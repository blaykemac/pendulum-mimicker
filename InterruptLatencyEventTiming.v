==> flow/design.v <==
module InterruptLatencyEventTiming(EncPhA_in, EncPhB_in, ext_in, clk_in  , rst_interrupt_timer_in, rst_ext_timer_in, microseconds_out);
    input EncPhA_in, EncPhB_in, clk_in,rst_interrupt_timer_in, rst_ext_timer_in, ext_in;
    output [31:0] microseconds_out;
	 reg [31:0] microseconds;
    reg gate;           
    reg prevA, prevB;   
    reg mode;    
	 assign microseconds_out = microseconds;
    always@(posedge clk_in) begin
        if (rst_interrupt_timer_in || rst_ext_timer_in) 
            gate  <= 1'b0;
        if (rst_ext_timer_in) 
            mode <= 1'b0;
        if (rst_interrupt_timer_in) 
            mode <= 1'b1;
        if (mode) begin   
            if (prevA != EncPhA_in  || prevB != EncPhB_in)
                gate <= 1'b1;   
        end else begin  
            gate <= ext_in;
        end
        prevA <= EncPhA_in;
        prevB <= EncPhB_in;
    end
    reg [5:0] CEcount;
    wire CE_micro = (CEcount==49);
    always@(posedge clk_in)
        if (rst_interrupt_timer_in || rst_ext_timer_in)
                CEcount <= 24;   
        else if (CE_micro) 
                CEcount <= 0;
            else if (gate)
                CEcount <= CEcount + 1'b1;
    always@(posedge clk_in) begin
        if (rst_interrupt_timer_in || rst_ext_timer_in) 
            microseconds <= 0;
        else if (CE_micro)
            microseconds <= microseconds+1'b1;
    end
endmodule
Tool chain data of InterruptLatencyEventTiming
What the tools print for InterruptLatencyEventTiming, step after step.
Line numbers count from 1 in the design file above.
Operators: Yosys type, input widths -> output width; for muxes data width and select width s.
Library cell names are shortened.
The mark n/a stands for no value.
- top: InterruptLatencyEventTiming
- clock: clk_in
- cell library: sky130hd
- library corner: tt_025C_1v80

Word-level counts
Source: Yosys, flattened and elaborated, memories not mapped. Widths are those after wreduce. Registers that Yosys merges into a memory's read port (data or address) are not register bits. Print and check cells do not count. Equal cells are merged and count once.
- add/subtract/negate cells: 2
- noted eq/ne operators: 4
- multiplexer cells: 5
- noted reduce/logical cells: 4
- operators with widths (operator ; number):
    $add 32x1->32 const B ; 1
    $mux 5 ; 2
    $add 6x1->6 const B ; 1
    $eq 6x6->1 const B ; 1
    $ne 3x1->1 const B ; 1
    $mux 1 ; 3
    $ne 1x1->1 ; 2
    $logic_or 1x1->1 ; 2
    $reduce_bool 2->1 ; 1
    $reduce_or 2->1 ; 1
- bits in registers: 42
- input port bits: 6
- output and inout port bits: 32
- cells after elaboration: 22

Longest topological paths
Yosys ltp: most cells in a row. Word level: on the elaborated netlist, between registers, memories and ports. Mapped: between sequential cells and ports; inverters and the memories' decode and read muxes count.
- noted depth in word-level cells: 4
- ABC_AREA at 0
- mapped depth at 9
- noted mapped depth without buffers: 6

After synthesis
Source: synth_stat.txt of the flow (Yosys; design flattened, memories mapped). It holds for the ABC_AREA given above (unset counts as 0); a run with the other value may have another netlist.
- noted mapped cells: 231
- chip area (Yosys) at 0.0020532 mm^2
- noted sequential area: 0.0008508 mm^2
- mapped flip-flops at 42
- noted buffers: 12
- cell types (cell ; number ; area in all (um^2)):
    dfxtp_1 ; 41 ; 820.787
    o31ai_1 ; 15 ; 112.608
    a21oi_1 ; 22 ; 110.106
    or4_1 ; 13 ; 97.594
    nand2_1 ; 23 ; 86.333
    xor2_1 ; 8 ; 70.067
    nand4_1 ; 11 ; 68.816
    nand3_1 ; 12 ; 60.058
    nor2_1 ; 14 ; 52.55
    xnor2_1 ; 6 ; 52.55
    buf_6 ; 4 ; 45.043
    or3_1 ; 7 ; 43.792
    ha_1 ; 3 ; 37.536
    nor4_1 ; 6 ; 37.536
    and4_1 ; 4 ; 35.034
    edfxtp_1 ; 1 ; 30.029
    mux2i_1 ; 3 ; 30.029
    and2_1 ; 4 ; 25.024
Other cell types: 22; their cells: 34.

Worst setup path after synthesis
OpenSTA on the mapped netlist: ideal clock, no wires. The path of least setup slack (recovery checks aside). Input and output delay are each 20% of the period. Register names are those of the netlist, which keeps one name where synthesis merged equal registers.
- kind: flip-flop to flip-flop
- from: reg microseconds[0]
- to: reg microseconds[24]
- period at 2750 ps
- setup time: 71 ps
- noted time at the first pin: 0 ps
- arrival time at 1930 ps
- noted required time: 2679 ps
- setup slack at 749 ps
- path delay: 2001 ps
- driving pins on the path at 7
- noted path buffers: 1
- noted synthesis period reached: 2001 ps
"path delay" = arrival - input delay + setup time.
"driving pins on the path": output pins that drive a net of the path, with the launching flip-flop's if there is one; two outputs of one cell count as two.
"synthesis period reached" = period - worst setup slack (recovery checks aside). The figure is calculated, with input and output delays left at 20% of the set period.
Between the ends stands the longest chain of elaborated cells between them, by number of cells; it is not shown to be the way that was timed. Of several equally long chains one is given.
Each line given opens the expression or statement behind the cell; cells for indexed reads and writes are added by Yosys, which also makes memories of some case tables.
- path through: dfxtp_1 -> ha_1 -> nand4_1 -> or4_4 -> buf_6 -> or4_1 -> a21oi_1
- length of the longest elaborated chain at 1
- elaborated cells between the ends (all ways) at 1
- noted source lines of those cells: 1
- those cells by class: add/sub (1)
- ends and longest elaborated chain, after synthesis (item ; RTL line ; text):
    start, declared ; 4 ; reg [31:0] microseconds;
    start, assigned ; 36 ; microseconds <= 0;
    start, assigned ; 38 ; microseconds <= microseconds+1'b1;
    $add 32x1->32 ; 38 ;
    end, assigned ; 36 ;
    end, assigned ; 38 ;
    end, declared ; 4 ;

Timing after layout
Path of least setup slack in the final report of flow run A (OpenROAD, finished layout, wires in). Where an end is a register, its clock arrival counts in the times.
The path's times are printed in steps of 10 ps; the period is the one set.
- kind: flip-flop to flip-flop
- from: reg CEcount[0]
- to: reg microseconds[26]
- period at 2400 ps
- setup time: 70 ps
- noted time at the first pin: 280 ps
- arrival time at 2460 ps
- noted required time: 2620 ps
- setup slack at 160 ps
- driving pins on the path at 8
- noted path buffers: 2
Between the ends stands the longest chain of elaborated cells between them, by number of cells; it is not shown to be the way that was timed. Of several equally long chains one is given.
A register here has more assigning lines than the two given.
- path through: dfxtp_1 -> ha_1 -> nor4bb_1 -> buf_4 -> nand4_4 -> buf_4 -> or4_1 -> a21oi_1
- length of the longest elaborated chain at 1
- elaborated cells between the ends (all ways) at 1
- noted source lines of those cells: 1
- those cells by class: eq/ne (1)
- ends and longest elaborated chain, after layout (item ; RTL line ; text):
    start, declared ; 25 ; reg [5:0] CEcount;
    start, assigned ; 29 ; CEcount <= 24;
    start, assigned ; 33 ; CEcount <= CEcount + 1'b1;
    $eq 6x6->1 ; 26 ; wire CE_micro = (CEcount==49);
    end, assigned ; 36 ; microseconds <= 0;
    end, assigned ; 38 ; microseconds <= microseconds+1'b1;
    end, declared ; 4 ; reg [31:0] microseconds;

# Flow runs of InterruptLatencyEventTiming

Measured results for InterruptLatencyEventTiming: 2 stored runs of the Yosys and OpenROAD flow on sky130hd. The settings differ; the order carries no meaning. The constraints put input and output delay at 20% of the set period each and load the outputs with 0.01 pF.
"achieved period" = clock period - worst setup slack. The figure is calculated, with input and output delays left at 20% of the set period.
"time on the worst setup path" = time allowed to the worst setup path (clock period - input delay - output delay, where it has them) - its slack; a late launch clock adds to it, a late capture clock takes from it.
By "total power of the final layout" is meant OpenSTA's value without simulated activity: inputs other than the clock are taken to toggle once in ten clock periods, and the tool carries that through the logic.
"time on the worst setup path" is known to 10 ps.

Flow run A

==> flow/run.sh <==
#!/bin/bash
# the make line also repeats the synthesis and layout settings of config.mk as NAME=value (left out here)
make -C /OpenROAD-flow-scripts/flow DESIGN_CONFIG=/design/flow/config.mk WORK_HOME=/design/flow/orfs CLKGATE_MAP_FILE= finish
==> flow/config.mk <==
export PLATFORM = sky130hd
export DESIGN_NAME = InterruptLatencyEventTiming
export DESIGN_NICKNAME = InterruptLatencyEventTiming
export VERILOG_FILES = /design/flow/design.v
export SDC_FILE = /design/flow/constraint.sdc
export NUM_CORES = 4
export LEC_CHECK = 0
export CAP_MARGIN = 20
export CORE_MARGIN = 2
export CORE_UTILIZATION = 40
export SETUP_SLACK_MARGIN = -0.14
export SLEW_MARGIN = 20
==> flow/constraint.sdc <==
create_clock -name core_clock -period 2.4 [get_ports {clk_in}]
set_input_delay 0.4800 -clock core_clock [delete_from_list [all_inputs] [get_ports {clk_in}]]
set_output_delay 0.4800 -clock core_clock [all_outputs]
set_load 0.01 [all_outputs]

Measured in flow run A:
- noted the worst hold slack: 490 ps
- achieved period: 2240 ps
- noted the post-route utilization: 51.3%
- setup slack of the critical path at 160 ps
- noted the standard-cell area after routing: 0.002585 mm^2
- total power of the final layout: 0.001334 W
- noted the chip area after synthesis (Yosys): 0.0020532 mm^2
- total negative slack on setup checks: 0 ps
- die size: 0.0057222 mm^2
- time on the worst setup path at 2240 ps
- type of the worst setup path: flip-flop to flip-flop

Flow run B

==> flow/run.sh <==
#!/bin/bash
# the make line also repeats the synthesis and layout settings of config.mk as NAME=value (left out here)
make -C /OpenROAD-flow-scripts/flow DESIGN_CONFIG=/design/flow/config.mk WORK_HOME=/design/flow/orfs CLKGATE_MAP_FILE= finish
==> flow/config.mk <==
export PLATFORM = sky130hd
export DESIGN_NAME = InterruptLatencyEventTiming
export DESIGN_NICKNAME = InterruptLatencyEventTiming
export VERILOG_FILES = /design/flow/design.v
export SDC_FILE = /design/flow/constraint.sdc
export NUM_CORES = 4
export LEC_CHECK = 0
export ABC_AREA = 0
export CAP_MARGIN = 20
export CELL_PAD_IN_SITES_GLOBAL_PLACEMENT = 0
export CORE_MARGIN = 8
export CORE_UTILIZATION = 31
export CTS_CLUSTER_DIAMETER = 350
export GPL_ROUTABILITY_DRIVEN = 0
export MAX_ROUTING_LAYER = met5
export MIN_ROUTING_LAYER = met2
export SLEW_MARGIN = 20
export TNS_END_PERCENT = 50
==> flow/constraint.sdc <==
create_clock -name core_clock -period 1.88 [get_ports {clk_in}]
set_input_delay 0.3760 -clock core_clock [delete_from_list [all_inputs] [get_ports {clk_in}]]
set_output_delay 0.3760 -clock core_clock [all_outputs]
set_load 0.01 [all_outputs]

Measured in flow run B:
- noted the worst hold slack: 482 ps
- achieved period: 1955 ps
- noted the post-route utilization: 47.5%
- setup slack of the critical path at -75 ps
- noted the standard-cell area after routing: 0.0030342 mm^2
- total power of the final layout: 0.001688 W
- noted the chip area after synthesis (Yosys): 0.0020532 mm^2
- total negative slack on setup checks: -727 ps
- die size: 0.0094838 mm^2
- time on the worst setup path at 1950 ps
- type of the worst setup path: flip-flop to flip-flop
