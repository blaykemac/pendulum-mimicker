==> flow/design.v <==
module EncoderAngle (input CLK_50, input enAin, input enBin, input reset, output wire [31:0] count_out);
reg As, Bs;  
reg A_prev, B_prev;
reg [31:0] count;
assign count_out = count;
always@(posedge CLK_50) begin
 	As <= enAin; Bs <= enBin;
	A_prev <= As; B_prev <= Bs;
end
always @(posedge CLK_50)
	if (~reset) count <= 0;
 	else case({A_prev, B_prev, As, Bs})
		4'b0010, 4'b1011, 4'b1101, 4'b0100: 
			count <= count + 1'b1; 
		4'b0001, 4'b0111, 4'b1110, 4'b1000: 
			count <= count - 1'b1;
	default: ; 
 endcase
endmodule
Step by step through the tools: EncoderAngle
Tool output for the design above, in the order of the flow.
Lines are those of the file above, counted from 1.
Operators carry their Yosys type and port widths (W data, S select, Z words).
Library cell names are shortened.
Not given: --
- top: EncoderAngle
- clock: CLK_50
- library: sky130hd
- timing corner: tt_025C_1v80

Word level
Source: Yosys, flattened and elaborated, memories not mapped. Widths are those after wreduce. Registers that Yosys merges into a memory's read port (data or address) are not register bits. Print and check cells do not count. Equal cells are merged and count once.
- add/sub/neg operators at 2
- equal/unequal tests: 8
- muxes and demuxes: 1
- reduce/logical cells at 3
- operator list (operator ; count):
    $pmux W32 S2 ; 1
    $add A32 B1 Y32 const B ; 1
    $sub A32 B1 Y32 const B ; 1
    $eq A4 B4 Y1 const B ; 4
    $eq A4 B3 Y1 const B ; 2
    $reduce_or A4 Y1 ; 2
    $eq A4 B1 Y1 const B ; 1
    $eq A4 B2 Y1 const B ; 1
    $reduce_bool A2 Y1 ; 1
- register bits: 36
- bits of input ports at 4

Depth
Longest topological path by Yosys (ltp), each cell counted once; first at word level (registers and memories cut), then after technology mapping (sequential cells cut; the memories' decode and read muxes count).
- depth after elaboration: 3
- ABC_AREA at 0
- noted depth in mapped cells: 14
- mapped depth without buffers at 13

Netlist
Source: synth_stat.txt of the flow (Yosys; design flattened, memories mapped). It holds for the ABC_AREA given above (unset counts as 0); a run with the other value may have another netlist.
- cell types (cell type ; count):
    dfxtp_1 ; 36
    ha_1 ; 30
    a21oi_1 ; 56
    nand2_1 ; 48
    a21o_1 ; 17
    xor2_1 ; 13
    xnor2_1 ; 12
    nor2_1 ; 21
    nand4_1 ; 11
    nand3_1 ; 13
    clkbuf_1 ; 17
    a211oi_1 ; 7
    o211ai_1 ; 6
    o21ai_0 ; 9
    and3_1 ; 6
    inv_1 ; 10
    nand2b_1 ; 6
    nor2b_1 ; 6
Not listed: further types 30, cells in them 47.
- standard cells after synthesis: 371
- synthesis area: 2862.7 sq um
- sequential part of the area at 720.7 sq um
- flip-flops: 36
- buffers at 19

Path before layout
OpenSTA on the mapped netlist: ideal clock, no wires. The path of least setup slack (recovery checks aside). Input and output delay are each 20% of the period. Register names are those of the netlist, which keeps one name where synthesis merged equal registers.
- kind: register to register
- start point: reg Bs
- end point: reg count[30]
- period at 3.81 ns
- noted setup time: 0.074 ns
- launch time at the first pin: 0.000 ns
- data arrival time at 3.546 ns
- data required time at 3.736 ns
- noted path slack: 0.189 ns
- delay of the path: 3.620 ns
- stages: 14
- noted path buffers: 2
- noted period reached after synthesis: 3.621 ns
"delay of the path" is the arrival time less input delay plus setup time.
"stages": output pins that drive a net of the path, with the launching flip-flop's if there is one; two outputs of one cell count as two.
"period reached after synthesis" = period - worst setup slack (recovery checks aside). The figure is calculated, with input and output delays left at 20% of the set period.
Between the ends stands the longest chain of elaborated cells between them, by number of cells; it is not shown to be the way that was timed. Of several equally long chains one is given.
Each line given opens the expression or statement behind the cell; cells for indexed reads and writes are added by Yosys, which also makes memories of some case tables.
A register here has more assigning lines than the two given.
- cell sequence: dfxtp_1 > xor2_1 > and2_1 > clkbuf_1 > ha_1 > buf_2 > a21o_1 > o21bai_1 > o211ai_1 > o211ai_1 > a311oi_2 > o21ai_1 > a2111o_1 > a31oi_1
- noted cells in the longest elaborated chain: 3
- RTL lines, path post-synthesis (what ; line ; text):
    from (decl) ; 2 ; reg As, Bs;
    from (assign) ; 7 ; As <= enAin; Bs <= enBin;
    $eq A4 B1 Y1 ; 12 ; else case({A_prev, B_prev, As, Bs})
    $reduce_or A4 Y1 ; 12 ;
    $pmux W32 S2 ; 12 ;
    to (assign) ; 14 ; count <= count + 1'b1;
    to (assign) ; 16 ; count <= count - 1'b1;
    to (decl) ; 4 ; reg [31:0] count;

Worst path after layout
From the final timing report of flow run B: the path of least setup slack in the routed layout; clock arrival at registers is part of the times.
- kind: register to register
- start point: reg Bs
- end point: reg count[31]
- period at 5.2 ns
- noted setup time: 0.06 ns
- launch time at the first pin: 0.29 ns
- data arrival time at 4.10 ns
- data required time at 5.43 ns
- noted path slack: 1.33 ns
- stages: 13
- noted path buffers: 0
Between the ends stands the longest chain of elaborated cells between them, by number of cells; it is not shown to be the way that was timed. Of several equally long chains one is given.
A register here has more assigning lines than the two given.
- cell sequence: dfxtp_1 > xor2_1 > and2_1 > ha_1 > a21o_1 > a21oi_1 > a21o_1 > a2111o_1 > a21oi_4 > a21boi_2 > o31ai_2 > mux2i_1 > mux2i_1
- noted cells in the longest elaborated chain: 3
- RTL lines, path after layout (what ; line ; text):
    from (decl) ; 2 ; reg As, Bs;
    from (assign) ; 7 ; As <= enAin; Bs <= enBin;
    $eq A4 B1 Y1 ; 12 ; else case({A_prev, B_prev, As, Bs})
    $reduce_or A4 Y1 ; 12 ;
    $pmux W32 S2 ; 12 ;
    to (assign) ; 14 ; count <= count + 1'b1;
    to (assign) ; 16 ; count <= count - 1'b1;
    to (decl) ; 4 ; reg [31:0] count;

## Implementation results

Measured data: module EncoderAngle, platform sky130hd, 2 stored runs of the flow under differing settings, order arbitrary. Input and output delays are each 20% of the period that was set; the output load is 0.01 pF.
"achieved clock period" = clock period - worst setup slack. The figure is calculated, with input and output delays left at 20% of the set period.
"time on the worst setup path": the worst setup path's part of the clock period (all of it between registers, 20% less for each end at a port) less its slack. A launch clock that arrives late makes it longer, a capture clock that arrives late makes it shorter.

Flow run A
Settings were period_ns = 2.36; CORE_UTILIZATION = 70; SETUP_SLACK_MARGIN = 0.7; PLACE_DENSITY_LB_ADDON = 0.15; CORE_ASPECT_RATIO = 0.7; CORE_MARGIN = 10; ABC_AREA = 0; GPL_TIMING_DRIVEN = 0; GPL_ROUTABILITY_DRIVEN = 1; CAP_MARGIN = 0; SLEW_MARGIN = 20; MAX_ROUTING_LAYER = met5
- no results, placement failed with FLW-0024

Flow run B
Settings were period_ns = 5.2; CORE_UTILIZATION = 70; SETUP_SLACK_MARGIN = -0.38; PLACE_DENSITY_LB_ADDON = 0.13; MIN_ROUTING_LAYER = met1; CAP_MARGIN = 20; CORE_MARGIN = 2; SLEW_MARGIN = 20
- summed negative setup slack: 0.000 ns
- noted the chip area after synthesis (Yosys): 2862.7 sq um
- noted the die outline area: 4617.2 sq um
- noted the worst hold slack: 0.373 ns
- setup slack of the critical path: 1.334 ns
- noted the utilization after layout: 0.838
- achieved clock period: 3.866 ns
- time on the worst setup path: 3.87 ns
- critical path type: register to register
