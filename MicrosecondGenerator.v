==> flow/design.v <==
module MicrosecondGenerator(CLK_50, microseconds, reset);
input CLK_50;
input reset;
reg [31:0] CEcount;
wire CE_micro = (CEcount == 32'd49);
output reg [31:0] microseconds;
always @(posedge CLK_50)
	if (CE_micro) CEcount <= 0;
	else CEcount <= CEcount + 1'b1;
always @(posedge CLK_50)
	if (~reset) microseconds <= 0;
	else if (CE_micro) microseconds <= microseconds + 1'b1;
endmodule
From RTL to reports: MicrosecondGenerator. Tool output for the design above, in the order of the flow. Lines are those of the file above, counted from 1. Operators: Yosys type, input widths -> output width; for muxes data width and select width s. Library cell names are shortened. Not given: -

Top module: MicrosecondGenerator. Clock: CLK_50. Library: sky130hd. Timing corner: tt_025C_1v80.

After elaboration. Yosys after proc, flatten, opt, wreduce and memory -nomap, before mapping. Enables and synchronous resets that opt folds into registers are not counted as muxes. Memory bits, and registers merged into a memory's read port (data or address), are not among the register bits. Print and check cells are not counted. Equal cells are merged and count once.

The entry for bits of input ports reads 2. The figure for flip-flop bits (word level) is 64. For cells after elaboration the number is 5. Under output and inout bits stands 32.

The entry for equal/unequal tests reads 1. The figure for add/sub/neg operators is 2.

Operators by type and width (count): $add 32x1->32 const B (2); $eq 32x6->1 const B (1).

Longest topological paths. Longest topological path by Yosys (ltp), each cell counted once; first at word level (registers and memories cut), then after technology mapping (sequential cells cut; the memories' decode and read muxes count).

For depth in word-level cells the number is 1. Under ABC_AREA stands 0. The entry for gate-level depth with buffers reads 8. Under depth with buffers taken out stands 7.

After synthesis. The flow's flattened synthesis, as Yosys stat reports it; memories are mapped. The netlist is that of the ABC_AREA named above (0 if unset); the other value can give another one.

The entry for area of sequential cells reads 0.0012812 mm². The entry for cell count reads 323. The entry for flip-flops reads 64. The entry for chip area (Yosys) reads 0.0030529 mm².

Cells by type: dfxtp_1 (count 64, area in all 1.28E+03 µm²); xnor2_1 (count 35, area in all 306.544 µm²); nor4_4 (count 7, area in all 148.893 µm²); nand4_1 (count 19, area in all 118.864 µm²); nor2_1 (count 28, area in all 105.101 µm²); xor2_1 (count 12, area in all 105.101 µm²); nand2_1 (count 27, area in all 101.347 µm²); nand3_1 (count 18, area in all 90.086 µm²); a21oi_1 (count 14, area in all 70.067 µm²); nor4_1 (count 11, area in all 68.816 µm²); nand4_4 (count 3, area in all 63.811 µm²); and3_1 (count 10, area in all 62.56 µm²); inv_1 (count 12, area in all 45.043 µm²); o21ai_0 (count 8, area in all 40.038 µm²); ha_1 (count 3, area in all 37.536 µm²); nor4_2 (count 3, area in all 37.536 µm²); and4_1 (count 4, area in all 35.034 µm²); nor3_1 (count 7, area in all 35.034 µm²).

Not listed: further types 21, cells in them 38.

Worst setup path after synthesis. Source: OpenSTA report_checks on the synthesized netlist (no wires, ideal clock, input and output delay 20% of the period each), path of least setup slack; recovery checks are left aside. Register names are those of the netlist, which keeps one name where synthesis merged equal registers.

Path kind: register to register. Start: reg microseconds[0]. End: reg microseconds[26]. Under data arrival time stands 1.896 ns. Under clock period stands 2.7 ns. The figure for slack is 0.733 ns. For delay of the path the number is 1.967 ns. Under stages stands 8. The figure for launch time at the first pin is 0.000 ns. The figure for synthesis period reached is 1.967 ns.

"delay of the path" is the arrival time less input delay plus setup time. "stages": output pins that drive a net of the path, with the launching flip-flop's if there is one; two outputs of one cell count as two. "synthesis period reached" = period - worst setup slack (recovery checks aside). The figure is calculated, with input and output delays left at 20% of the set period. Between the ends stands the longest chain of elaborated cells between them, by number of cells; it is not shown to be the way that was timed. Of several equally long chains one is given. A line is the first line of the expression or statement that the cell stems from. Yosys adds cells for indexed reads and writes and turns some case tables into memories.

Path through: dfxtp_1 ha_1 clkbuf_1 inv_1 nor4_1 nand4_1 or3_1 a21oi_1. The entry for cells in the longest elaborated chain reads 1.

RTL lines, path after synthesis: start, declared (line 6) `output reg [31:0] microseconds;`; start, assigned (line 11) `if (~reset) microseconds <= 0;`; start, assigned (line 12) `else if (CE_micro) microseconds <= microseconds + 1'b1;`; $add 32x1->32 (line 12); end, assigned (line 11); end, assigned (line 12); end, declared (line 6).

Timing after layout. Path of least setup slack in the final report of flow run 1 (OpenROAD, finished layout, wires in). Where an end is a register, its clock arrival counts in the times.

Path kind: register to register. Start: reg CEcount[0]. End: reg microseconds[27]. Under data arrival time stands 2.50 ns. The figure for slack is 0.96 ns. Under clock period stands 3.23 ns. The figure for launch time at the first pin is 0.34 ns. Under stages stands 7.

Between the ends stands the longest chain of elaborated cells between them, by number of cells; it is not shown to be the way that was timed. Of several equally long chains one is given.

Path through: dfxtp_1 ha_1 nor4b_4 nand4_4 nor4_2 a31oi_1 o21a_1. The entry for cells in the longest elaborated chain reads 1.

RTL lines, path after layout: start, declared (line 4) `reg [31:0] CEcount;`; start, assigned (line 8) `if (CE_micro) CEcount <= 0;`; start, assigned (line 9) `else CEcount <= CEcount + 1'b1;`; $eq 32x6->1 (line 5) `wire CE_micro = (CEcount == 32'd49);`; end, assigned (line 11) `if (~reset) microseconds <= 0;`; end, assigned (line 12) `else if (CE_micro) microseconds <= microseconds + 1'b1;`; end, declared (line 6) `output reg [31:0] microseconds;`.

--- measured runs ---
Stored flow runs of MicrosecondGenerator (2 of them; Yosys, OpenROAD, sky130hd). They differ in their settings and are not a sequence. Constraints: input delay and output delay 20% of the set period each, output load 0.01 pF. "clock period achieved" is the run's clock period less its worst setup slack. It is reckoned from that one timing run; input and output delays stay at 20% of the period that was set. By "time on the worst setup path" is meant the share of the clock period that the worst setup path is allowed (20% is reserved at inputs, 20% at outputs), minus its slack. Clock arrival times at its registers enter into it. "total power after layout": no workload was simulated; the value follows from the tool's default switching activity.

Flow run 1 has these settings: period_ns 3.23; CORE_UTILIZATION 37; SETUP_SLACK_MARGIN 0.71; PLACE_DENSITY_LB_ADDON 0.04; CELL_PAD_IN_SITES_DETAIL_PLACEMENT 0; TNS_END_PERCENT 5; ABC_AREA 0; SLEW_MARGIN 30; CAP_MARGIN 20; CORE_MARGIN 2. For the mapped cell area after synthesis the run shows 0.0030529 mm². The total die area reads 0.0089937 mm². For the std-cell area (final layout) the run shows 0.0037036 mm². The final design utilization stands at 0.458. The worst setup slack after layout is 0.963 ns. The measured sum of negative setup slack is 0.000 ns. The measured worst hold slack is 0.489 ns. The total power after layout stands at 1516 uW. The clock period achieved comes to 2.267 ns. The time on the worst setup path is 2.27 ns. Kind of the worst setup path: register to register.

Flow run 2 has these settings: period_ns 1.78; CORE_UTILIZATION 52; SETUP_SLACK_MARGIN -0.11; PLACE_DENSITY_LB_ADDON 0.23; CELL_PAD_IN_SITES_GLOBAL_PLACEMENT 1; CELL_PAD_IN_SITES_DETAIL_PLACEMENT 1; TNS_END_PERCENT 30; CTS_CLUSTER_SIZE 29; CAP_MARGIN 20; CORE_MARGIN 2; SLEW_MARGIN 20. Outcome: unfinished; error DPL-0033 in clock tree synthesis.
--- end ---
